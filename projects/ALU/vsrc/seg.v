==> flow/design.v <==
`timescale 1ps/1ps
module seg(
  input clk,
  input rst,
  output [7:0] o_seg0,
  output [7:0] o_seg1,
  output [7:0] o_seg2,
  output [7:0] o_seg3,
  output [7:0] o_seg4,
  output [7:0] o_seg5,
  output [7:0] o_seg6,
  output [7:0] o_seg7
);
wire [7:0] segs [7:0];
assign segs[0] = 8'b11111101;
assign segs[1] = 8'b01100000;
assign segs[2] = 8'b11011010;
assign segs[3] = 8'b11110010;
assign segs[4] = 8'b01100110;
assign segs[5] = 8'b10110110;
assign segs[6] = 8'b10111110;
assign segs[7] = 8'b11100000;
parameter CLK_NUM = 5000000;
reg [31:0] count;
reg [2:0] offset;
always @(posedge clk) begin
  if(rst) begin count <= 0; offset <= 0; end
  else begin
    if(count == CLK_NUM) begin offset <= offset + 1; end
    count <= (count == CLK_NUM) ? 0 : count + 1;
  end
end
assign o_seg0 = ~segs[offset + 3'd0];
assign o_seg1 = ~segs[offset + 3'd1];
assign o_seg2 = ~segs[offset + 3'd2];
assign o_seg3 = ~segs[offset + 3'd3];
assign o_seg4 = ~segs[offset + 3'd4];
assign o_seg5 = ~segs[offset + 3'd5];
assign o_seg6 = ~segs[offset + 3'd6];
assign o_seg7 = ~segs[offset + 3'd7];
endmodule
# From RTL to reports: seg
# What the tools print for seg, step after step.
# Lines are those of the file above, counted from 1.
# Operators carry their Yosys type and port widths (W data, S select, Z words).
# A cell with n/a has no value.
# setup
top	seg
clock	clk
lib	sky130hd
corner	tt_025C_1v80

# Word-level counts
# Source: Yosys, flattened and elaborated, memories not mapped. Widths are those after wreduce. Registers that Yosys merges into a memory's read port (data or address) are not register bits. Print and check cells do not count.
# classes
n_mul	0
n_reduce_logical	9
shifts	0
eq_ne	57
n_logic	8
compare	0
addsub	9
div_mod_pow	0
n_mux	8
# op_table
operator	n
$pmux W8 S8	8
$eq A3 B3 Y1 const B	32
$not A8 Y8	8
$eq A3 B2 Y1 const B	16
$add A32 B1 Y32 const B	1
$eq A32 B23 Y1 const B	1
$eq A3 B1 Y1 const B	8
$logic_not A3 Y1	8
$add A3 B3 Y3 const B	4
$add A3 B1 Y3 const B	2
$add A3 B2 Y3 const B	2
$reduce_or A2 Y1	1
# bits
mem_bits_rw	0
word_cells	93
mem_count	0
clocked_rd_ports_x_width	0
romBits	0
output_inout_bits	64
latchBits	0
register_bits	35

# Longest topological paths
# Depth = most cells in a row (Yosys ltp): at word level without a register or memory, in the mapped netlist without a sequential cell, where the memories' decode and read muxes count.
# depth
ltp_word	4
abc_area	0
ltp_mapped	8
depth_no_buf	7

# Synthesis result
# Yosys stat after the flow's synthesis: flattened, memories mapped to cells. It holds for the ABC_AREA given above (unset counts as 0); a run with the other value may have another netlist.
# mapped
cells	377
sequential_area_mm2	0.0007007
flip_flops	35
buffers	27
area_mm2	0.0026863
# by_type
cell	n
sky130_fd_sc_hd__dfxtp_1	35
sky130_fd_sc_hd__nor2_1	59
sky130_fd_sc_hd__a21oi_1	38
sky130_fd_sc_hd__ha_1	15
sky130_fd_sc_hd__xor2_1	13
sky130_fd_sc_hd__nor3_1	18
sky130_fd_sc_hd__or4_1	12
sky130_fd_sc_hd__nand4_1	14
sky130_fd_sc_hd__nand3_1	16
sky130_fd_sc_hd__o21ai_0	16
sky130_fd_sc_hd__clkbuf_1	21
sky130_fd_sc_hd__o31ai_1	10
sky130_fd_sc_hd__or3_1	10
sky130_fd_sc_hd__nand2_1	16
sky130_fd_sc_hd__inv_1	15
sky130_fd_sc_hd__nor4_1	9
sky130_fd_sc_hd__and4_1	6
sky130_fd_sc_hd__mux2i_1	5
# Not listed: further types 23, cells in them 49.

# Path before layout
# OpenSTA on the mapped netlist: ideal clock, no wires. The path of least setup slack (recovery checks aside). Input and output delay are each 20% of the period. Register names are those of the netlist, which keeps one name where synthesis merged equal registers.
# synth_path
path_kind	register to output
startpoint	register offset[2]
endpoint	output port o_seg1[7]
delay_ns	2.157
arrival_time_ns	2.157
slack_ns	0.899
launch_ns	0.000
period_ns	3.82
t_required_ns	3.056
driving_pins	9
synth_period_reached_ns	2.921
# "delay_ns" = arrival - input delay + setup time.
# A path that ends at an output port has no setup time.
# "driving_pins" counts driving pins, that of a launching flip-flop among them; a cell with two outputs on the path counts twice.
# "synth_period_reached_ns" = period - worst setup slack (recovery checks aside). The figure is calculated, with input and output delays left at 20% of the set period.
# The rows between start and end are the longest chain of elaborated cells between them; the timing report does not say that the signal goes this way. Where chains are equally long, one stands for them.
# A line is the first line of the expression or statement that the cell stems from. Yosys adds cells for indexed reads and writes and turns some case tables into memories.
# synth_via
path_cell_list	sky130_fd_sc_hd__dfxtp_1 -> sky130_fd_sc_hd__clkbuf_1 -> sky130_fd_sc_hd__inv_2 -> sky130_fd_sc_hd__ha_1 -> sky130_fd_sc_hd__clkbuf_1 -> sky130_fd_sc_hd__inv_1 -> sky130_fd_sc_hd__or3_1 -> sky130_fd_sc_hd__a21oi_1 -> sky130_fd_sc_hd__and2_1
elab_chain_len	4
cells_between	11
# synth_lines
element	line	source
start, declared	25	reg [2:0] offset;
start, assigned	27	if(rst) begin count <= 0; offset <= 0; end
start, assigned	29	if(count == CLK_NUM) begin offset <= offset + 1; end
$add A3 B1 Y3	34	assign o_seg1 = ~segs[offset + 3'd1];
$eq A3 B3 Y1	34
$pmux W8 S8	34
$not A8 Y8	34
end, declared	6	output [7:0] o_seg1,
# Nets of the timed path that keep an RTL name, with a line that drives or declares them; the list need not be complete.
# synth_nets
net	line
o_seg1[4]	34

# Timing after layout
# From the final timing report of stored run 2: the path of least setup slack in the routed layout; clock arrival at registers is part of the times.
# layout_path
path_kind	register to output
startpoint	register offset[1]
endpoint	output port o_seg7[5]
launch_ns	0.27
period_ns	5.58
driving_pins	9
t_required_ns	4.46
slack_ns	0.68
arrival_time_ns	3.79
# The rows between start and end are the longest chain of elaborated cells between them; the timing report does not say that the signal goes this way. Where chains are equally long, one stands for them.
# layout_via
path_cell_list	sky130_fd_sc_hd__dfxtp_1 -> sky130_fd_sc_hd__inv_1 -> sky130_fd_sc_hd__ha_1 -> sky130_fd_sc_hd__ha_1 -> sky130_fd_sc_hd__nor2b_1 -> sky130_fd_sc_hd__o22ai_1 -> sky130_fd_sc_hd__a211oi_1 -> sky130_fd_sc_hd__nor2_1 -> sky130_fd_sc_hd__clkdlybuf4s50_1
elab_chain_len	4
cells_between	11
# layout_lines
element	line	source
start, declared	25	reg [2:0] offset;
start, assigned	27	if(rst) begin count <= 0; offset <= 0; end
start, assigned	29	if(count == CLK_NUM) begin offset <= offset + 1; end
$add A3 B3 Y3	40	assign o_seg7 = ~segs[offset + 3'd7];
$eq A3 B3 Y1	40
$pmux W8 S8	40
$not A8 Y8	40
end, declared	12	output [7:0] o_seg7

# Measured results for seg: 2 stored runs of the Yosys and OpenROAD flow on sky130hd. The settings differ; the order carries no meaning. The constraints put input and output delay at 20% of the set period each and load the outputs with 0.01 pF.
# "achieved_clock_period_ns" = clock period - worst setup slack. The figure is calculated, with input and output delays left at 20% of the set period.
# "critical_path_time_ns" means the part of the period allowed to the worst setup path (the constraints hold back 20% at inputs and 20% at outputs) less its slack; where the path has registers, the arrival times of their clocks count too.
# "fin_power_mw": no workload was simulated; the value follows from the tool's default switching activity.
# Settings: n/a = not set for that run.
# Results: n/a = not shown.
name,stored run 1,stored run 2
period_ns,2.72,5.58
CORE_UTILIZATION,57,21
SETUP_SLACK_MARGIN,-0.26,n/a
PLACE_DENSITY_LB_ADDON,0.29,0.13
HOLD_SLACK_MARGIN,0.12,n/a
CELL_PAD_IN_SITES_GLOBAL_PLACEMENT,2,n/a
TNS_END_PERCENT,100,n/a
ABC_AREA,1,0
MAX_ROUTING_LAYER,met4,met4
CAP_MARGIN,20,20
CORE_MARGIN,2,2
SLEW_MARGIN,20,20
CORE_ASPECT_RATIO,n/a,1.52
yosys.chip_area_mm2,n/a,0.0026863
total_die_area_mm2,n/a,0.0137322
cell_area_final_mm2,n/a,0.0036135
util_pct,n/a,28.6
worst_setup_slack_ns,n/a,0.675
setup_tns_ns,n/a,0.000
ws_hold_ns,n/a,0.477
fin_power_mw,n/a,0.5562
achieved_clock_period_ns,n/a,4.905
critical_path_time_ns,n/a,3.79
critical_path_type,n/a,register to output
# Stored run 1: no final report: placement broke off with FLW-0024
